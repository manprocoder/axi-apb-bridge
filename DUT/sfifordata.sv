==> flow/design.v <==
package parameter_pkg;
parameter X2P_SFIFO_AW_DATA_WIDTH = 56;
parameter X2P_SFIFO_AR_DATA_WIDTH = 56;
parameter X2P_SFIFO_WD_DATA_WIDTH = 37;
parameter X2P_SFIFO_RD_DATA_WIDTH = 43;
parameter POINTER_WIDTH           = 4;
parameter OKAY                    = 2'b00;
parameter DECERR                  = 2'b11;
parameter PSLVERR                 = 2'b10;
parameter A_START_SLAVE0  = 32'h0000_0000;
parameter A_END_SLAVE0    = 32'h0000_0FFF;
parameter A_START_SLAVE1  = 32'h0000_1000;
parameter A_END_SLAVE1    = 32'h0000_1FFF;
parameter A_START_SLAVE2  = 32'h0000_2000;
parameter A_END_SLAVE2    = 32'h0000_2FFF;
parameter A_START_SLAVE3  = 32'h0000_3000;
parameter A_END_SLAVE3    = 32'h0000_3FFF;
function logic [7:0] bytes_in_transfer;
	input logic [2:0] size;
begin
	case(size)
		3'd0:bytes_in_transfer = 1;
		3'd1:bytes_in_transfer = 2;
		3'd2:bytes_in_transfer = 4;
		3'd3:bytes_in_transfer = 8;
		3'd4:bytes_in_transfer = 16;
		3'd5:bytes_in_transfer = 32;
		3'd6:bytes_in_transfer = 64;
		3'd7:bytes_in_transfer = 128;
	endcase
end
endfunction	
endpackage
module sfifordata (rst_n, wr, rd,
                    clk,
                    sfifo_empty,
                    sfifo_almost_full,
                    data_in, data_out);
parameter DATA_WIDTH    = 8;
parameter POINTER_WIDTH = 3;
parameter [POINTER_WIDTH:0] ALMOST_FULL_VALUE  = (2**POINTER_WIDTH)/2;
parameter [POINTER_WIDTH:0] ALMOST_EMPTY_VALUE  = (2**POINTER_WIDTH)/2;
parameter DATA_NUM      = 2**POINTER_WIDTH;
  input clk;
input rst_n;
input wr;
input rd;
input [DATA_WIDTH-1:0] data_in;
output  reg [DATA_WIDTH-1:0] data_out;
  output wire sfifo_almost_full;
  output  sfifo_empty;
  wire    sfifo_full;
reg [POINTER_WIDTH:0] w_pointer;
reg [POINTER_WIDTH:0] r_pointer;
reg [DATA_WIDTH-1:0] mem_array [DATA_NUM-1:0];
wire    msb_diff;
wire    lsb_equal;
wire    sfifo_re;
wire    sfifo_we;
assign sfifo_we = wr & (~sfifo_full);
  wire rclk = clk;
  wire wclk = clk;
always @ (posedge wclk or negedge rst_n) begin
  if (~rst_n) w_pointer <= {POINTER_WIDTH+1{1'b0}};
  else if (sfifo_we) w_pointer <= w_pointer+1'b1;
end
assign sfifo_re = rd & (~sfifo_empty);
always @ (posedge rclk or negedge rst_n) begin
  if (~rst_n) r_pointer <= {POINTER_WIDTH+1{1'b0}};
  else if (sfifo_re) r_pointer <= r_pointer + 1'b1;
end
always @ (posedge wclk) begin
  if (sfifo_we)
    mem_array[w_pointer[POINTER_WIDTH-1:0]]
             <= data_in[DATA_WIDTH-1:0];
end
  always @ (*) begin
    data_out[DATA_WIDTH-1:0]
    = mem_array[r_pointer[POINTER_WIDTH-1:0]];
  end
assign  msb_diff = w_pointer[POINTER_WIDTH]
                  ^r_pointer[POINTER_WIDTH];
assign  lsb_equal = (w_pointer[POINTER_WIDTH-1:0]
                  == r_pointer[POINTER_WIDTH-1:0]);
assign  sfifo_full = msb_diff & lsb_equal;
assign  sfifo_empty = (~msb_diff) & lsb_equal;
    wire [POINTER_WIDTH:0] minus_result = w_pointer[POINTER_WIDTH:0] - r_pointer[POINTER_WIDTH:0];
  assign sfifo_almost_full = (minus_result[POINTER_WIDTH:0] >= ALMOST_FULL_VALUE); 
endmodule: sfifordata
[From RTL to reports: sfifordata]
Tool output for the design above, in the order of the flow.
Line numbers count from 1 in the design file above.
Operators carry their Yosys type and port widths (W data, S select, Z words).
Library cell names are shortened.
The mark -- stands for no value.
Set-up
  top module: sfifordata
  clock port: clk
  library: sky130hd
  corner: tt_025C_1v80

[Word-level counts]
Source: Yosys, flattened and elaborated, memories not mapped. Widths are those after wreduce; folded enables and synchronous resets count as part of the registers. Registers that Yosys merges into a memory's read port (data or address) are not register bits. Print and check cells do not count. Equal cells are merged and count once.
Yosys's memory passes give these memory sizes; they may raise the number of words (mostly to a power of two), join words into wider ones and drop unused or constant bits.
Storage and ports
  flip-flop bits (word level): 8
  latch bits: 0
  bits in writable memories: 64
  ROM bits: 0
  clocked read ports x word width: 0
  memory cells: 1
  output and inout port bits: 10
  cells after elaboration: 19
Operators by class
  $add $sub $neg: 3
  $mul: 0
  div/mod/pow operators: 0
  order comparisons: 1
  equality and inequality tests: 1
  shift operators: 0
  mux-type cells: 3
  bitwise gates (word level): 8
  reductions and logical operators: 0
Memory list
  mem_array: depth 8, width 8, rd ports 1, write ports 1, line 55  | reg [DATA_WIDTH-1:0] mem_array [DATA_NUM-1:0];
Operator list (count)
  $add A4 B1 Y4 const B: 2
  $mux W8: 1
  $and A1 B1 Y1: 4
  $ge A4 B3 Y1 const B: 1
  $sub A4 B4 Y4: 1
  $not A1 Y1: 3
  $eq A3 B3 Y1: 1
  $mux W3: 1
  $xor A1 B1 Y1: 1
  $mux W1: 1

[Longest topological paths]
Depth = most cells in a row (Yosys ltp): at word level without a register or memory, in the mapped netlist without a sequential cell, where the memories' decode and read muxes count.
Depth
  depth in word-level cells: 5
  ABC_AREA: 0
  depth in mapped cells: 7
  mapped depth without buffers: 5

[Synthesis result]
Source: synth_stat.txt of the flow (Yosys; design flattened, memories mapped). It holds for the ABC_AREA given above (unset counts as 0); a run with the other value may have another netlist.
Mapped netlist
  mapped cells: 162
  cell area after synthesis: 2940.3 µm²
  area of sequential cells: 2122.0 µm²
  mapped flip-flops: 72
  buffer cells: 6
Cell types (count)
  edfxtp_1: 64
  mux4_2: 16
  dfrtp_1: 8
  nand2_1: 25
  ha_1: 5
  xnor2_1: 6
  o211ai_1: 4
  mux2_2: 2
  nor3_1: 4
  xor2_1: 2
  xor2_2: 1
  nand2b_1: 2
  nand4_1: 2
  buf_6: 1
  nor2_1: 3
  o41a_1: 1
  a21oi_1: 2
  buf_2: 2
Other cell types: 10; their cells: 12.

[Timing after synthesis]
OpenSTA on the mapped netlist: ideal clock, no wires. The path of least setup slack (recovery checks aside). Input and output delay are each 20% of the period. Register names are those of the netlist, which keeps one name where synthesis merged equal registers.
Timing post-synthesis
  path kind: register to register
  start: register r_pointer[2]
  end: memory mem_array[0][0]
  clock period: 3.83 ns
  library setup time: 0.395 ns
  launch time at the first pin: 0.000 ns
  data arrival time: 2.349 ns
  required time: 3.435 ns
  path slack: 1.086 ns
  path delay: 2.744 ns
  stages: 7
  buffers on the path: 1
  synthesis period reached: 2.744 ns
"path delay" = arrival - input delay + setup time.
"stages": output pins that drive a net of the path, with the launching flip-flop's if there is one; two outputs of one cell count as two.
"synthesis period reached" is the clock period less the worst setup slack; recovery checks do not enter. This is arithmetic on one report: input and output delays are still those of the set period (20% each).
Between the ends stands the longest chain of elaborated cells between them, by number of cells; it is not shown to be the way that was timed. Of several equally long chains one is given.
Each line given opens the expression or statement behind the cell; cells for indexed reads and writes are added by Yosys, which also makes memories of some case tables.
Only ways into the end's enable, where the timed path ends, are counted here.
Between the ends, post-synthesis
  path through: dfrtp_1 clkbuf_1 clkinv_1 ha_1 nand3_1 o21ai_2 nor4_1
  length of the longest elaborated chain: 5
  elaborated cells on any way between the ends: 6
  source lines of those cells: 4
Ends and longest elaborated chain, post-synthesis
  start: declaration: line 54  | reg [POINTER_WIDTH:0] r_pointer;
  start: assignment: line 69  | if (~rst_n) r_pointer <= {POINTER_WIDTH+1{1'b0}};
  start: assignment: line 70  | else if (sfifo_re) r_pointer <= r_pointer + 1'b1;
  $eq A3 B3 Y1: line 83  | assign  lsb_equal = (w_pointer[POINTER_WIDTH-1:0]
  $and A1 B1 Y1: line 85  | assign  sfifo_full = msb_diff & lsb_equal;
  $not A1 Y1: line 60  | assign sfifo_we = wr & (~sfifo_full);
  $and A1 B1 Y1: line 60
  $mux W3: line 73  | if (sfifo_we)
  end: declaration: line 55  | reg [DATA_WIDTH-1:0] mem_array [DATA_NUM-1:0];

[Timing after layout]
Path of least setup slack in the final report of entry A (OpenROAD, finished layout, wires in). Where an end is a register, its clock arrival counts in the times.
Timing after layout
  path kind: register to output
  start: register r_pointer[0]
  end: output port data_out[5]
  clock period: 2.82 ns
  output delay: 0.56 ns
  launch time at the first pin: 0.33 ns
  data arrival time: 2.12 ns
  required time: 2.26 ns
  path slack: 0.14 ns
  stages: 7
  buffers on the path: 3
Between the ends stands the longest chain of elaborated cells between them, by number of cells; it is not shown to be the way that was timed. Of several equally long chains one is given.
The chain passes a memory read, where the word-level depth is cut; so it can be longer than that depth.
Between the ends, after layout
  path through: dfrtp_1 buf_12 buf_12 mux4_2 nand2_1 nand2_1 clkdlybuf4s50_1
  length of the longest elaborated chain: 1
  elaborated cells on any way between the ends: 1
  source lines of those cells: 1
Ends and longest elaborated chain, after layout
  start: declaration: line 54  | reg [POINTER_WIDTH:0] r_pointer;
  start: assignment: line 69  | if (~rst_n) r_pointer <= {POINTER_WIDTH+1{1'b0}};
  start: assignment: line 70  | else if (sfifo_re) r_pointer <= r_pointer + 1'b1;
  $mem_v2 Z8 W8: line 55  | reg [DATA_WIDTH-1:0] mem_array [DATA_NUM-1:0];
  end: declaration: line 49  | output  reg [DATA_WIDTH-1:0] data_out;

Module sfifordata, platform sky130hd: 2 stored runs of the flow (Yosys, OpenROAD) with differing settings, in no particular order. Input and output delays are each 20% of the period that was set; the output load is 0.01 pF.
By "clock period achieved" is meant the clock period of the run minus its worst setup slack. This is arithmetic on one report: input and output delays are still those of the set period (20% each).
"worst path time" means the part of the period allowed to the worst setup path (the constraints hold back 20% at inputs and 20% at outputs) less its slack; where the path has registers, the arrival times of their clocks count too.
By "total power of the final layout" is meant OpenSTA's value without simulated activity: inputs other than the clock are taken to toggle once in ten clock periods, and the tool carries that through the logic.

==> entry A: settings <==
{ "period_ns": 2.82, "CORE_UTILIZATION": 16, "SETUP_SLACK_MARGIN": 0.03, "PLACE_DENSITY": 0.79, "TNS_END_PERCENT": 95, "GPL_TIMING_DRIVEN": 0, "SLEW_MARGIN": 5, "MIN_ROUTING_LAYER": "met2", "CAP_MARGIN": 20, "CORE_MARGIN": 2 }
==> entry A: results <==
summed negative setup slack: 0.000 ns
standard-cell area after routing: 3891.2 µm²
worst path time: 2.12 ns
worst setup path type: register to output
chip area after synthesis (Yosys): 2940.3 µm²
utilization after layout: 21.6%
total power of the final layout: 4.256 mW
clock period achieved: 2.681 ns
setup slack of the worst path: 0.139 ns
die size: 19477.0 µm²

==> entry B: settings <==
{ "period_ns": 2.02, "CORE_UTILIZATION": 65, "SETUP_SLACK_MARGIN": 0.03, "CORE_MARGIN": 4, "CELL_PAD_IN_SITES_GLOBAL_PLACEMENT": 1, "CTS_CLUSTER_SIZE": 93, "CAP_MARGIN": 0, "MAX_ROUTING_LAYER": "met4", "SLEW_MARGIN": 20 }
==> entry B: results <==
total power of the final layout: 6.578 mW
chip area after synthesis (Yosys): 2940.3 µm²
setup slack of the worst path: -0.196 ns
summed negative setup slack: -2.199 ns
utilization after layout: 90.9%
die size: 5663.3 µm²
clock period achieved: 2.216 ns
worst path time: 1.81 ns
worst setup path type: register to output
standard-cell area after routing: 3958.8 µm²
